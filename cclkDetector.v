==> flow/design.v <==
module cclkDetector
#(
    parameter CLK_FREQ = 50000000,
    parameter integer CTR_SIZE = $clog2(CLK_FREQ/5000)
)
(
    input clk,        
    input cclk,       
    output reg ready  
);
reg [CTR_SIZE-1:0] counter;
wire done;
assign done = &counter;
initial begin
    ready <= 1'b0;
    counter <= 'd0;
end
always @(posedge clk) begin
    ready <= done;
    if (!cclk) begin  
        counter <= 'd0;
    end
    else if (!done) begin  
        counter <= counter + 2'd1;
    end
end
endmodule
Step by step through the tools: cclkDetector
What the tools print for cclkDetector, step after step.
Lines are those of the file above, counted from 1.
Cell names lack the library's common part.
The mark - stands for no value.
Inputs
  top module: cclkDetector
  clock: clk
  cell library: sky130hd
  corner: tt_025C_1v80

After elaboration
Source: Yosys, flattened and elaborated, memories not mapped. Widths are those after wreduce; folded enables and synchronous resets count as part of the registers. Registers that Yosys merges into a memory's read port (data or address) are not register bits. Print and check cells do not count. Equal cells are merged and count once.
Cells by class
  add/subtract/negate cells: 1
  reductions and logical operators: 1
Operators with widths (number)
  adder 14 x 1 -> 14 bit (second input constant): 1
  AND reduction 14 bit: 1
Word-level totals
  bits in registers: 15
  input bits: 2

Depth
Yosys ltp: most cells in a row. Word level: on the elaborated netlist, between registers, memories and ports. Mapped: between sequential cells and ports; inverters and the memories' decode and read muxes count.
Depth
  word-level depth: 1
  ABC_AREA: 0
  gate-level depth with buffers: 6

Mapped cells and area
The flow's flattened synthesis, as Yosys stat reports it; memories are mapped. The netlist is that of the ABC_AREA named above (0 if unset); the other value can give another one.
The area totals of this step are shown rounded.
Cells by type
  dfxtp_1: number 15, total area 300.288 sq um
  nand4_4: number 2, total area 42.541 sq um
  a21oi_1: number 5, total area 25.024 sq um
  nand3_1: number 5, total area 25.024 sq um
  nand2_1: number 6, total area 22.522 sq um
  nor2_1: number 6, total area 22.522 sq um
  o31ai_1: number 3, total area 22.522 sq um
  nor4_4: number 1, total area 21.27 sq um
  o21ai_1: number 4, total area 20.019 sq um
  or3_1: number 3, total area 18.768 sq um
  a2111oi_2: number 1, total area 15.014 sq um
  inv_1: number 4, total area 15.014 sq um
  nor3_1: number 3, total area 15.014 sq um
  o211ai_1: number 2, total area 15.014 sq um
  ha_1: number 1, total area 12.512 sq um
  buf_6: number 1, total area 11.261 sq um
  or3b_4: number 1, total area 11.261 sq um
  mux2i_1: number 1, total area 10.01 sq um
Other cell types: 16; their cells: 16.
Mapped netlist
  standard cells after synthesis: 80
  synthesis area: 744.5 sq um
  area of sequential cells: 300.3 sq um
  flip-flops: 15

Timing after synthesis
Path of least setup slack by OpenSTA after synthesis, without wires, with an ideal clock, recovery checks aside; 20% of the period is set as input and as output delay. Where synthesis merged equal registers, the netlist keeps one of their names.
Path after synthesis
  path type: reg-to-reg
  start point: register counter[0]
  end point: register counter[1]
  clock period: 1.82 ns
  library setup time: 0.118 ns
  arrival time: 1.451 ns
  slack: 0.251 ns
  delay of the path: 1.569 ns
  driving pins on the path: 7
  period reached after synthesis: 1.569 ns
"delay of the path" is the arrival time less input delay plus setup time.
"driving pins on the path": output pins that drive a net of the path, with the launching flip-flop's if there is one; two outputs of one cell count as two.
"period reached after synthesis" is the clock period less the worst setup slack; recovery checks do not enter. This is arithmetic on one report: input and output delays are still those of the set period (20% each).
The rows between start and end are the longest chain of elaborated cells between them; the timing report does not say that the signal goes this way. Where chains are equally long, one stands for them.
A line is the first line of the expression or statement that the cell stems from. Yosys adds cells for indexed reads and writes and turns some case tables into memories.
On the way, after synthesis
  path through: dfxtp_1 ha_1 nand4_4 nor4_4 buf_6 mux2i_1 nor2_1
  cells in the longest elaborated chain: 1
RTL lines, path after synthesis
  from (decl): RTL line 11  | reg [CTR_SIZE-1:0] counter;
  from (assign): RTL line 21  | counter <= 'd0;
  from (assign): RTL line 24  | counter <= counter + 2'd1;
  AND reduction 14 bit: RTL line 13  | assign done = &counter;
  to (assign): RTL line 21
  to (assign): RTL line 24
  to (decl): RTL line 11
Some nets on the timed path still bear RTL names; the line given drives or declares the net.
Named nets, after synthesis (RTL line)
  done: 13

Path in the finished layout
From the final timing report of stored run 1: the path of least setup slack in the routed layout; clock arrival at registers is part of the times.
Path after layout
  path type: reg-to-reg
  start point: register counter[0]
  end point: register counter[1]
  clock period: 2.4 ns
  library setup time: 0.10 ns
  arrival time: 2.09 ns
  slack: 0.48 ns
  driving pins on the path: 6
The rows between start and end are the longest chain of elaborated cells between them; the timing report does not say that the signal goes this way. Where chains are equally long, one stands for them.
On the way, after layout
  path through: dfxtp_1 ha_1 nand4_4 nor4_4 mux2i_1 nor2_1
  cells in the longest elaborated chain: 1
RTL lines, path after layout
  from (decl): RTL line 11  | reg [CTR_SIZE-1:0] counter;
  from (assign): RTL line 21  | counter <= 'd0;
  from (assign): RTL line 24  | counter <= counter + 2'd1;
  adder 14 x 1 -> 14 bit: RTL line 24
  to (assign): RTL line 21
  to (assign): RTL line 24
  to (decl): RTL line 11

--- measured runs ---
Measured data: module cclkDetector, platform sky130hd, 2 stored runs of the flow under differing settings, order arbitrary. Input and output delays are each 20% of the period that was set; the output load is 0.01 pF.
"power" is the tool's figure for a default switching activity; nothing was simulated.
The measured numbers are rounded.

Stored run 1
==> flow/run.sh <==
#!/bin/bash
# the make line also repeats the synthesis and layout settings of config.mk as NAME=value (left out here)
make -C /OpenROAD-flow-scripts/flow DESIGN_CONFIG=/design/flow/config.mk WORK_HOME=/design/flow/orfs CLKGATE_MAP_FILE= finish
==> flow/config.mk <==
export PLATFORM = sky130hd
export DESIGN_NAME = cclkDetector
export DESIGN_NICKNAME = cclkDetector
export VERILOG_FILES = /design/flow/design.v
export SDC_FILE = /design/flow/constraint.sdc
export NUM_CORES = 4
export LEC_CHECK = 0
export CAP_MARGIN = 20
export CORE_MARGIN = 2
export CORE_UTILIZATION = 40
export SLEW_MARGIN = 20
==> flow/constraint.sdc <==
create_clock -name core_clock -period 2.4 [get_ports {clk}]
set_input_delay 0.4800 -clock core_clock [delete_from_list [all_inputs] [get_ports {clk}]]
set_output_delay 0.4800 -clock core_clock [all_outputs]
set_load 0.01 [all_outputs]

==> results of stored run 1 <==
chip area after synthesis (Yosys): 744.5 sq um
die area: 2,222 sq um
standard-cell area of the final layout: 818.3 sq um
utilization: 46.9 %
worst setup slack after layout: 0.484 ns
total negative slack: 0.000 ns
worst hold slack: 0.533 ns
power: 424.6 uW

Stored run 2
==> flow/run.sh <==
#!/bin/bash
# the make line also repeats the synthesis and layout settings of config.mk as NAME=value (left out here)
make -C /OpenROAD-flow-scripts/flow DESIGN_CONFIG=/design/flow/config.mk WORK_HOME=/design/flow/orfs CLKGATE_MAP_FILE= finish
==> flow/config.mk <==
export PLATFORM = sky130hd
export DESIGN_NAME = cclkDetector
export DESIGN_NICKNAME = cclkDetector
export VERILOG_FILES = /design/flow/design.v
export SDC_FILE = /design/flow/constraint.sdc
export NUM_CORES = 4
export LEC_CHECK = 0
export ABC_AREA = 0
export CAP_MARGIN = 20
export CORE_ASPECT_RATIO = 0.65
export CORE_MARGIN = 2
export CORE_UTILIZATION = 48
export CTS_CLUSTER_DIAMETER = 390
export PLACE_DENSITY_LB_ADDON = 0.22
export SLEW_MARGIN = 20
==> flow/constraint.sdc <==
create_clock -name core_clock -period 2.39 [get_ports {clk}]
set_input_delay 0.4780 -clock core_clock [delete_from_list [all_inputs] [get_ports {clk}]]
set_output_delay 0.4780 -clock core_clock [all_outputs]
set_load 0.01 [all_outputs]

==> results of stored run 2 <==
chip area after synthesis (Yosys): 744.5 sq um
die area: 1,889 sq um
standard-cell area of the final layout: 804.5 sq um
utilization: 55.7 %
worst setup slack after layout: 0.449 ns
total negative slack: 0.000 ns
worst hold slack: 0.534 ns
power: 416.8 uW
--- end ---
