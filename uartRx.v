==> flow/design.v <==
module fifo #(
    parameter WIDTH      = 8,  
    parameter LOG2_DEPTH = 4   
)
(
    input clk,                        
    input rst,                        
    input write,                      
    input read,                       
    input [WIDTH-1:0] dataIn,         
    output wire [WIDTH-1:0] dataOut,  
    output reg dataPresent,           
    output wire halfFull,             
    output wire full                  
);
reg [WIDTH-1:0] memory[2**LOG2_DEPTH-1:0];
reg [LOG2_DEPTH-1:0] pointer;
wire zero;
integer i;
initial begin
    pointer     = 'd0;
    dataPresent = 1'b0;
    for (i=0; i<(2**LOG2_DEPTH); i=i+1) begin
        memory[i] = 'd0;
    end
end
always @(posedge clk) begin
    if (write) begin
        memory[0] <= dataIn;
        for (i=1; i<(2**LOG2_DEPTH); i=i+1) begin
            memory[i] <= memory[i-1];
        end
    end
end
assign dataOut = memory[pointer];
always @(posedge clk) begin
    if (rst) begin
        pointer <= 'd0;
        dataPresent <= 1'b0;
    end
    else begin
        dataPresent <= write 
                     | (dataPresent & ~zero)
                     | (dataPresent &  zero & ~read);
        case ({read, write})
            2'b00 : pointer <= pointer;
            2'b01 : pointer <= (!full && dataPresent) ? pointer + 2'd1 : pointer;
            2'b10 : pointer <= (!zero)  ? pointer - 2'd1 : pointer;
            2'b11 : pointer <= pointer;
        endcase
    end
end
assign zero = ~|pointer;
assign halfFull = pointer[LOG2_DEPTH-1];  
assign full = &pointer;
endmodule
module uartRx (
    input clk,                  
    input rst,                  
    input x16BaudStrobe,        
    input read,                 
    input serialIn,             
    output wire [7:0] dataOut,  
    output wire dataPresent,    
    output wire halfFull,       
    output wire full            
);
reg [7:0] data;
reg [3:0] div;
reg sampleStrobe;
reg sample;
reg sampleD1;
reg write;
reg run;
reg startBit;
reg stopBit;
fifo rxFifo (
    .clk(clk),                  
    .rst(rst),                  
    .write(write),              
    .read(read),                
    .dataIn(data),            
    .dataOut(dataOut),             
    .dataPresent(dataPresent),  
    .halfFull(halfFull),        
    .full(full)                 
);
initial begin
    data         = 8'hFF;
    div          = 4'd0;
    sampleStrobe = 1'b0;
    sample       = 1'b1;
    sampleD1     = 1'b1;
    write        = 1'b0;
    run          = 1'b0;
    startBit     = 1'b0;
    stopBit      = 1'b1;
end
always @(posedge clk) begin
    sampleStrobe <= x16BaudStrobe & (div[3:0] == 4'b0111);
    if (x16BaudStrobe) begin
        sample   <= serialIn;
        sampleD1 <= sample;
    end
    write <= sampleStrobe & ~data[0];
    if (sampleStrobe) begin
        {stopBit, data} <= {sample, data[7:1]};
    end
    if (run) begin
        run <= ~sampleStrobe | sampleStrobe & data[0] & (~sample | sample & ~startBit);
        startBit <= startBit & ~sampleStrobe;  
        div       <= (x16BaudStrobe) ? div + 4'd1 : div;
    end
    else begin
        run      <= ~sample & sampleD1;
        startBit <= ~sample & sampleD1;  
        div      <= 4'd0;
        stopBit  <= 1'b1;
        data     <= 8'hFF;
    end
end
endmodule
==> From RTL to reports: uartRx <==
Tool output for the design above, in the order of the flow.
Lines are those of the file above, counted from 1.
Operators: Yosys type, input widths -> output width; for muxes data width and select width s.
{ "inputs": {"design": "uartRx", "clock": "clk", "library": "sky130hd", "pvt_corner": "tt_025C_1v80"} }

==> Word-level counts <==
Yosys after proc, flatten, opt, wreduce and memory -nomap, before mapping. Print and check cells are not counted. Equal cells are merged and count once.
{ "bits": {"regBits": 151, "inputBits": 5, "elab_cells": 85} }
{ "op_classes": {"addsub": 3, "equal": 21, "mux": 6, "bitwise": 20, "reduce_and_logical": 9} }
{ "op_table": {"columns": ["op", "count"], "rows": [
  ["$pmux 8 s16", 1],
  ["$eq 4x4->1 const B", 8],
  ["$eq 4x3->1 const B", 5],
  ["$and 1x1->1", 10],
  ["$add 4x1->4 const B", 2],
  ["$eq 4x2->1 const B", 2],
  ["$pmux 4 s2", 1],
  ["$mux 4", 2],
  ["$not 1->1", 6],
  ["$or 1x1->1", 4],
  ["$ne 2x1->1 const B", 2],
  ["$eq 2x2->1 const B", 2],
  ["$sub 4x1->4 const B", 1],
  ["$eq 4x1->1 const B", 1],
  ["$logic_not 4->1", 1],
  ["$reduce_and 4->1", 1],
  ["$reduce_or 4->1", 1],
  ["$reduce_and 3->1", 1],
  ["$logic_not 1->1", 2],
  ["$eq 2x1->1 const B", 1],
  ["$logic_not 2->1", 1],
  ["$reduce_or 2->1", 1],
  ["$mux 1", 2],
  ["$logic_and 1x1->1", 1]
]} }

==> Logic depth <==
Longest topological path by Yosys (ltp), each cell counted once; first at word level (registers and memories cut), then after technology mapping (sequential cells cut; the memories' decode and read muxes count).
{ "logic_depth": {"ltp_word": 6, "ABC_AREA": 0, "depth_mapped": 9, "mapped_depth_nobuf": 6} }

==> Mapped cells and area <==
Source: synth_stat.txt of the flow (Yosys; design flattened, memories mapped). It holds for the ABC_AREA given above (unset counts as 0); a run with the other value may have another netlist.
{ "by_type": {"columns": ["cell", "count"], "rows": [
  ["sky130_fd_sc_hd__edfxtp_1", 130],
  ["sky130_fd_sc_hd__dfxtp_1", 21],
  ["sky130_fd_sc_hd__a222oi_1", 16],
  ["sky130_fd_sc_hd__mux2i_1", 14],
  ["sky130_fd_sc_hd__nor2_1", 29],
  ["sky130_fd_sc_hd__ha_1", 8],
  ["sky130_fd_sc_hd__a31oi_1", 14],
  ["sky130_fd_sc_hd__nand2_1", 23],
  ["sky130_fd_sc_hd__a21oi_1", 17],
  ["sky130_fd_sc_hd__a221oi_1", 9],
  ["sky130_fd_sc_hd__clkbuf_1", 17],
  ["sky130_fd_sc_hd__a211oi_1", 8],
  ["sky130_fd_sc_hd__a22oi_1", 8],
  ["sky130_fd_sc_hd__buf_2", 9],
  ["sky130_fd_sc_hd__mux2_2", 4],
  ["sky130_fd_sc_hd__a311oi_1", 5],
  ["sky130_fd_sc_hd__o21ai_0", 8],
  ["sky130_fd_sc_hd__a22o_1", 4]
]} }
Other cell types: 20; their cells: 41.
{ "mapped": {"cells": 385, "synth_area_um2": 5839.4, "ffs": 151, "n_buf": 28} }
The figures by module come from a second, unflattened synthesis with its own total; it is not the netlist above.
{ "hier_totals": {"hier_cells": 393, "area_unflattened_um2": 5957.0} }
Each row is one instance without its submodules.
{ "by_module": {"columns": ["module", "n_inst", "n_cells", "mod_area_um2"], "rows": [
  ["fifo", 1, 337, 5325.1],
  ["uartRx", 1, 56, 631.9]
]} }

==> Timing after synthesis <==
OpenSTA on the mapped netlist: ideal clock, no wires. The path of least setup slack (recovery checks aside). Input and output delay are each 20% of the period. Register names are those of the netlist, which keeps one name where synthesis merged equal registers.
{ "synth_path": {"kind": "reg-to-reg", "start": "register write", "end": "register rxFifo.pointer[2]", "period_ns": 4.92, "launch_ns": 0.000, "t_arrival_ns": 4.612, "t_required_ns": 4.850, "slack_ns": 0.238, "delay_ns": 4.682, "driving_pins": 5, "path_buffers": 0, "synth_period_reached_ns": 4.682} }
"delay_ns" = arrival - input delay + setup time.
"driving_pins": output pins that drive a net of the path, with the launching flip-flop's if there is one; two outputs of one cell count as two.
"synth_period_reached_ns" is the clock period less the worst setup slack; recovery checks do not enter. This is arithmetic on one report: input and output delays are still those of the set period (20% each).
Between the ends stands the longest chain of elaborated cells between them, by number of cells; it is not shown to be the way that was timed. Of several equally long chains one is given.
Each line given opens the expression or statement behind the cell; cells for indexed reads and writes are added by Yosys, which also makes memories of some case tables.
At most two assigning lines are given for a register; there are more.
{ "synth_via": {"cell_sequence": "sky130_fd_sc_hd__dfxtp_1 > sky130_fd_sc_hd__ha_1 > sky130_fd_sc_hd__a31o_2 > sky130_fd_sc_hd__or4_1 > sky130_fd_sc_hd__a21oi_1", "elab_chain_len": 4} }
{ "synth_lines": {"columns": ["item", "line_no", "rtl"], "rows": [
  ["start: declaration", 73, "reg write;"],
  ["start: assignment", 105, "write <= sampleStrobe & ~data[0];"],
  ["$logic_not 2->1", 45, "case ({read, write})"],
  ["$reduce_or 2->1", null, null],
  ["$not 1->1", null, null],
  ["$reduce_and 3->1", null, null],
  ["end: assignment", 46, "2'b00 : pointer <= pointer;"],
  ["end: assignment", 47, "2'b01 : pointer <= (!full && dataPresent) ? pointer + 2'd1 : pointer;"],
  ["end: declaration", 17, "reg [LOG2_DEPTH-1:0] pointer;"]
]} }

==> Worst path after layout <==
From the final timing report of stored run 1: the path of least setup slack in the routed layout; clock arrival at registers is part of the times.
{ "layout_path": {"kind": "reg-to-output", "start": "register rxFifo.pointer[0]", "end": "output port dataOut[7]", "period_ns": 3.24, "out_delay_ns": 0.65, "launch_ns": 0.41, "t_arrival_ns": 2.36, "t_required_ns": 2.59, "slack_ns": 0.24, "driving_pins": 9, "path_buffers": 2} }
Between the ends stands the longest chain of elaborated cells between them, by number of cells; it is not shown to be the way that was timed. Of several equally long chains one is given.
At most two assigning lines are given for a register; there are more.
{ "layout_via": {"cell_sequence": "sky130_fd_sc_hd__dfxtp_2 > sky130_fd_sc_hd__inv_2 > sky130_fd_sc_hd__ha_2 > sky130_fd_sc_hd__buf_8 > sky130_fd_sc_hd__a222oi_1 > sky130_fd_sc_hd__a211oi_1 > sky130_fd_sc_hd__a21oi_1 > sky130_fd_sc_hd__a31oi_2 > sky130_fd_sc_hd__dlygate4sd2_1", "elab_chain_len": 2} }
{ "layout_lines": {"columns": ["item", "line_no", "rtl"], "rows": [
  ["start: declaration", 17, "reg [LOG2_DEPTH-1:0] pointer;"],
  ["start: assignment", 46, "2'b00 : pointer <= pointer;"],
  ["start: assignment", 47, "2'b01 : pointer <= (!full && dataPresent) ? pointer + 2'd1 : pointer;"],
  ["$eq 4x4->1", 35, "assign dataOut = memory[pointer];"],
  ["$pmux 8 s16", 35, null],
  ["end: declaration", 63, "output wire [7:0] dataOut,"]
]} }

==> runs of uartRx <==
Module uartRx, platform sky130hd: 2 stored runs of the flow (Yosys, OpenROAD) with differing settings, in no particular order. Input and output delays are each 20% of the period that was set; the output load is 0.01 pF.
"achieved clock period (ns)" is the run's clock period less its worst setup slack. It is reckoned from that one timing run; input and output delays stay at 20% of the period that was set.
"worst setup path time (ns)" means the part of the period allowed to the worst setup path (the constraints hold back 20% at inputs and 20% at outputs) less its slack; where the path has registers, the arrival times of their clocks count too.
"finish__power__total": no workload was simulated; the value follows from the tool's default switching activity.

settings of stored run 1
{
  "period_ns": 3.24,
  "CORE_UTILIZATION": 32,
  "SETUP_SLACK_MARGIN": 0.05,
  "PLACE_DENSITY_LB_ADDON": 0.04,
  "GPL_TIMING_DRIVEN": 1,
  "CTS_CLUSTER_SIZE": 37,
  "CAP_MARGIN": 10,
  "SLEW_MARGIN": 10,
  "MIN_ROUTING_LAYER": "met1",
  "CORE_MARGIN": 2
}
report of stored run 1
yosys chip area after synthesis (um^2): 5839.4
finish__design__die__area: 19344.6
finish__design__instance__area__stdcell: 7039.2
finish__design__instance__utilization: 0.3919
finish__timing__setup__ws: 0.236
finish__timing__setup__tns: 0.000
finish__timing__hold__ws: 0.444
finish__power__total: 4.751e-03
achieved clock period (ns): 3.004
worst setup path time (ns): 2.36
worst setup path kind: reg-to-output

settings of stored run 2
{
  "period_ns": 4.78,
  "CORE_UTILIZATION": 41,
  "CAP_MARGIN": 20,
  "CORE_MARGIN": 2,
  "SLEW_MARGIN": 20
}
report of stored run 2
yosys chip area after synthesis (um^2): 5839.4
finish__design__die__area: 15212.8
finish__design__instance__area__stdcell: 6765.2
finish__design__instance__utilization: 0.4874
finish__timing__setup__ws: 0.797
finish__timing__setup__tns: 0.000
finish__timing__hold__ws: 0.441
finish__power__total: 3.167e-03
achieved clock period (ns): 3.983
worst setup path time (ns): 3.03
worst setup path kind: reg-to-output
