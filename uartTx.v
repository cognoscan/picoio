==> flow/design.v <==
module fifo #(
    parameter WIDTH      = 8,  
    parameter LOG2_DEPTH = 4   
)
(
    input clk,                        
    input rst,                        
    input write,                      
    input read,                       
    input [WIDTH-1:0] dataIn,         
    output wire [WIDTH-1:0] dataOut,  
    output reg dataPresent,           
    output wire halfFull,             
    output wire full                  
);
reg [WIDTH-1:0] memory[2**LOG2_DEPTH-1:0];
reg [LOG2_DEPTH-1:0] pointer;
wire zero;
integer i;
initial begin
    pointer     = 'd0;
    dataPresent = 1'b0;
    for (i=0; i<(2**LOG2_DEPTH); i=i+1) begin
        memory[i] = 'd0;
    end
end
always @(posedge clk) begin
    if (write) begin
        memory[0] <= dataIn;
        for (i=1; i<(2**LOG2_DEPTH); i=i+1) begin
            memory[i] <= memory[i-1];
        end
    end
end
assign dataOut = memory[pointer];
always @(posedge clk) begin
    if (rst) begin
        pointer <= 'd0;
        dataPresent <= 1'b0;
    end
    else begin
        dataPresent <= write 
                     | (dataPresent & ~zero)
                     | (dataPresent &  zero & ~read);
        case ({read, write})
            2'b00 : pointer <= pointer;
            2'b01 : pointer <= (!full && dataPresent) ? pointer + 2'd1 : pointer;
            2'b10 : pointer <= (!zero)  ? pointer - 2'd1 : pointer;
            2'b11 : pointer <= pointer;
        endcase
    end
end
assign zero = ~|pointer;
assign halfFull = pointer[LOG2_DEPTH-1];  
assign full = &pointer;
endmodule
module uartTx (
    input clk,                
    input rst,                
    input x16BaudStrobe,      
    input [7:0] dataIn,       
    input write,              
    output reg  serialOut,    
    output wire dataPresent,  
    output wire halfFull,     
    output wire full          
);
localparam SM_IDLE  =   0;
localparam SM_START =   1;
localparam SM_STOP  =   2;
localparam SM_BIT0  =   8;
localparam SM_BIT1  =   9;
localparam SM_BIT2  =  10;
localparam SM_BIT3  =  11;
localparam SM_BIT4  =  12;
localparam SM_BIT5  =  13;
localparam SM_BIT6  =  14;
localparam SM_BIT7  =  15;
wire [7:0] fifoData;
reg [7:0] data;
reg [3:0] state;
reg [3:0] div;
reg read;
reg nextBit;
fifo txFifo (
    .clk(clk),                  
    .rst(rst),                  
    .write(write),              
    .read(read),                
    .dataIn(dataIn),            
    .dataOut(fifoData),         
    .dataPresent(dataPresent),  
    .halfFull(halfFull),        
    .full(full)                 
);
initial begin
    data       <= 'd0;
    div        <= 'd0;
    nextBit    <= 1'b0;
    read       <= 1'b0;
    serialOut  <= 1'b1;
    state      <= SM_IDLE;
end
always @(posedge clk) begin
    data <= fifoData;
    div     <= (x16BaudStrobe) ? div + 4'd1 : div;
    nextBit <= &div & x16BaudStrobe;
    read    <= &div & x16BaudStrobe & (state == SM_BIT7);
    if ((state == SM_IDLE) || (state == SM_STOP)) begin
        serialOut <= 1'b1;
    end
    else if (state == SM_START) begin
        serialOut <= 1'b0;
    end
    else begin
        serialOut <= data[state[2:0]];
    end
    if (nextBit && dataPresent) begin
        case (state)
            SM_IDLE  : state <= SM_START;
            SM_START : state <= SM_BIT0;
            SM_BIT0  : state <= SM_BIT1;
            SM_BIT1  : state <= SM_BIT2;
            SM_BIT2  : state <= SM_BIT3;
            SM_BIT3  : state <= SM_BIT4;
            SM_BIT4  : state <= SM_BIT5;
            SM_BIT5  : state <= SM_BIT6;
            SM_BIT6  : state <= SM_BIT7;
            SM_BIT7  : state <= SM_STOP;
            SM_STOP  : state <= SM_START;
            default  : state <= SM_IDLE;
        endcase
    end
    else if (nextBit) begin
        state <= SM_IDLE;
    end
end
endmodule
Reports on uartTx
The steps from the RTL of uartTx to its reports follow in flow order.
Lines are those of the file above, counted from 1.
Operators carry their Yosys type and port widths (W data, S select, Z words).
Library cell names are shortened.
A cell with - has no value.

inputs
  design top = uartTx
  clock input = clk
  standard-cell library = sky130hd
  library corner = tt_025C_1v80

Word level
Yosys after proc, flatten, opt, wreduce and memory -nomap, before mapping. Print and check cells are not counted. Equal cells are merged and count once.
Memory sizes are those after Yosys's memory passes, which may raise the word count (mostly to a power of two), join words into wider ones and drop unused or constant bits.

word-level totals
  flip-flop bits (word level) = 152
  memory bits (read-only) = 64
  memories = 1
  bits of input ports = 12
  output and inout port bits = 4
  cells after elaboration = 82

memory list
  memory            depth  width  read ports  wr ports  line  source
  (name not given)  16     4      1           0         119   case (state)

operators by class
  $add $sub $neg = 3
  equal/unequal tests = 23
  shift operators = 1
  multiplexer cells = 7
  bitwise operators = 9
  reductions and logical operators = 14

operators by type and width
  kind                   count
  $pmux W8 S16           1
  $eq A4 B4 Y1 const B   9
  $eq A4 B3 Y1 const B   4
  $mux W4                4
  $eq A4 B2 Y1 const B   3
  $add A4 B1 Y4 const B  2
  $eq A4 B1 Y1 const B   2
  $logic_not A4 Y1       2
  $reduce_and A4 Y1      2
  $shiftx A8 B3 Y1       1
  $pmux W4 S2            1
  $and A1 B1 Y1          5
  $ne A2 B1 Y1 const B   2
  $eq A2 B2 Y1 const B   2
  $sub A4 B1 Y4 const B  1
  $reduce_or A4 Y1       1
  $reduce_and A3 Y1      1
  $or A1 B1 Y1           2
  $logic_and A1 B1 Y1    2
  $not A1 Y1             2
  $logic_not A1 Y1       2
  $eq A2 B1 Y1 const B   1
  $logic_not A2 Y1       1
  $reduce_bool A2 Y1     1
  $reduce_or A2 Y1       1
  $logic_or A1 B1 Y1     1
  $mux W1                1

Longest topological paths
Longest topological path by Yosys (ltp), each cell counted once; first at word level (registers and memories cut), then after technology mapping (sequential cells cut; the memories' decode and read muxes count).

logic depth
  depth in word-level cells = 5
  ABC_AREA = 0
  mapped depth = 9
  gate-level depth less buffers = 6

After synthesis
Yosys stat after the flow's synthesis: flattened, memories mapped to cells. It holds for the ABC_AREA given above (unset counts as 0); a run with the other value may have another netlist.

cell types
  cell      count
  edfxtp_1  136
  dfxtp_1   16
  ha_1      14
  mux2i_1   13
  a22oi_1   17
  a21oi_1   16
  nand2_1   20
  a221oi_1  8
  a32oi_1   8
  buf_2     13
  o21ai_0   12
  mux2_2    5
  nand3_1   11
  nor2_1    14
  inv_1     13
  mux4_2    2
  o32a_1    4
  o22ai_1   6

Not listed: further types 29, cells in them 64.

mapped netlist
  cells in the netlist = 392
  synthesis area = 6073.3 um2
  sequential area = 4404.2 um2
  flip-flop cells = 152
  buffer cells = 25

By module: a second synthesis without flattening, with its own total; a netlist apart from the flattened one above.

second synthesis, totals
  cells (unflattened synthesis) = 398
  area total of the unflattened synthesis = 6112.1 um2

Each row is one instance without its submodules.

by module
  module  instances  cells  area (um2)
  fifo    1          337    5325.1
  uartTx  1          61     787.0

Path before layout
Source: OpenSTA report_checks on the synthesized netlist (no wires, ideal clock, input and output delay 20% of the period each), path of least setup slack; recovery checks are left aside. Register names are those of the netlist, which keeps one name where synthesis merged equal registers.

path after synthesis
  path type = register to register
  start = register txFifo.pointer[0]
  end = register data[5]
  period = 2080 ps
  library setup time = 122 ps
  launch time at the first pin = 0 ps
  arrival = 1708 ps
  required time = 1958 ps
  path slack = 250 ps
  delay of the path = 1830 ps
  stages = 9
  path buffers = 2
  synthesis period reached = 1830 ps

"delay of the path" = arrival - input delay + setup time.
"stages" counts driving pins, that of a launching flip-flop among them; a cell with two outputs on the path counts twice.
"synthesis period reached" = period - worst setup slack (recovery checks aside). The figure is calculated, with input and output delays left at 20% of the set period.
The rows between start and end are the longest chain of elaborated cells between them; the timing report does not say that the signal goes this way. Where chains are equally long, one stands for them.
A line is the first line of the expression or statement that the cell stems from. Yosys adds cells for indexed reads and writes and turns some case tables into memories.
A register here has more assigning lines than the two given.

between the ends, after synthesis
  cells stage by stage = dfxtp_1 inv_1 ha_1 buf_2 clkbuf_1 a22oi_1 a21oi_1 mux2_2 o32a_1
  length of the longest elaborated chain = 2
  elaborated cells between the ends (all ways) = 17
  source lines of those cells = 1
  those cells by class = eq/ne: 15; mux: 1; reduce/logical: 1

RTL lines, path after synthesis
  item                line  source
  start: declaration  17    reg [LOG2_DEPTH-1:0] pointer;
  start: assignment   46    2'b00 : pointer <= pointer;
  start: assignment   47    2'b01 : pointer <= (!full && dataPresent) ? pointer + 2'd1 : pointer;
  $eq A4 B4 Y1        35    assign dataOut = memory[pointer];
  $pmux W8 S16        35
  end: assignment     105   data <= fifoData;
  end: declaration    80    reg [7:0] data;

Timing after layout
From the final timing report of job 1: the path of least setup slack in the routed layout; clock arrival at registers is part of the times.
The report prints the path's times to 10 ps; the period is as set.

path after layout
  path type = register to output
  start = register txFifo.pointer[1]
  end = output full
  period = 3290 ps
  launch time at the first pin = 410 ps
  arrival = 1810 ps
  required time = 2630 ps
  path slack = 830 ps
  stages = 4
  path buffers = 1

The rows between start and end are the longest chain of elaborated cells between them; the timing report does not say that the signal goes this way. Where chains are equally long, one stands for them.
A register here has more assigning lines than the two given.

between the ends, after layout
  cells stage by stage = dfxtp_1 ha_1 and3_4 clkdlybuf4s50_1
  length of the longest elaborated chain = 1
  elaborated cells between the ends (all ways) = 1
  source lines of those cells = 1
  those cells by class = reduce/logical: 1

RTL lines, path after layout
  item                line  source
  start: declaration  17    reg [LOG2_DEPTH-1:0] pointer;
  start: assignment   46    2'b00 : pointer <= pointer;
  start: assignment   47    2'b01 : pointer <= (!full && dataPresent) ? pointer + 2'd1 : pointer;
  $reduce_and A4 Y1   55    assign full = &pointer;
  end: declaration    66    output wire full

Add stored flow runs of uartTx

Module uartTx, platform sky130hd: 2 stored runs of the flow (Yosys, OpenROAD) with differing settings, in no particular order. Input and output delays are each 20% of the period that was set; the output load is 0.01 pF.
By "clock period reached" is meant the clock period of the run minus its worst setup slack. This is arithmetic on one report: input and output delays are still those of the set period (20% each).
"allowed time less slack (worst setup path)" means the part of the period allowed to the worst setup path (the constraints hold back 20% at inputs and 20% at outputs) less its slack; where the path has registers, the arrival times of their clocks count too.
"total power of the final layout": no workload was simulated; the value follows from the tool's default switching activity.
"allowed time less slack (worst setup path)" is known to 10 ps.
Among the settings, . means not set for that run.

setting or result                                        job 1               job 2
period_ns                                                3.29                1.69
CAP_MARGIN                                               20                  20
CORE_MARGIN                                              2                   2
CORE_UTILIZATION                                         40                  36
SLEW_MARGIN                                              20                  20
SETUP_SLACK_MARGIN                                       .                   0.19
CORE_ASPECT_RATIO                                        .                   0.86
CELL_PAD_IN_SITES_GLOBAL_PLACEMENT                       .                   3
GPL_TIMING_DRIVEN                                        .                   1
GPL_ROUTABILITY_DRIVEN                                   .                   1
worst slack on setup checks (ps)                         826                 -133
clock period reached (ps)                                2464                1823
utilization of the finished layout (%)                   46.0                46.9
total negative slack on setup checks (ps)                0                   -385
area of the standard cells in the finished layout (um2)  6919.1              7828.8
total power of the final layout (mW)                     4.293               8.901
die size (um2)                                           16184.9             17928.3
allowed time less slack (worst setup path) (ps)          1810                1820
worst setup path type                                    register to output  register to register
worst hold slack after layout (ps)                       448                 445
cell area after synthesis (um2)                          6073.3              6073.3
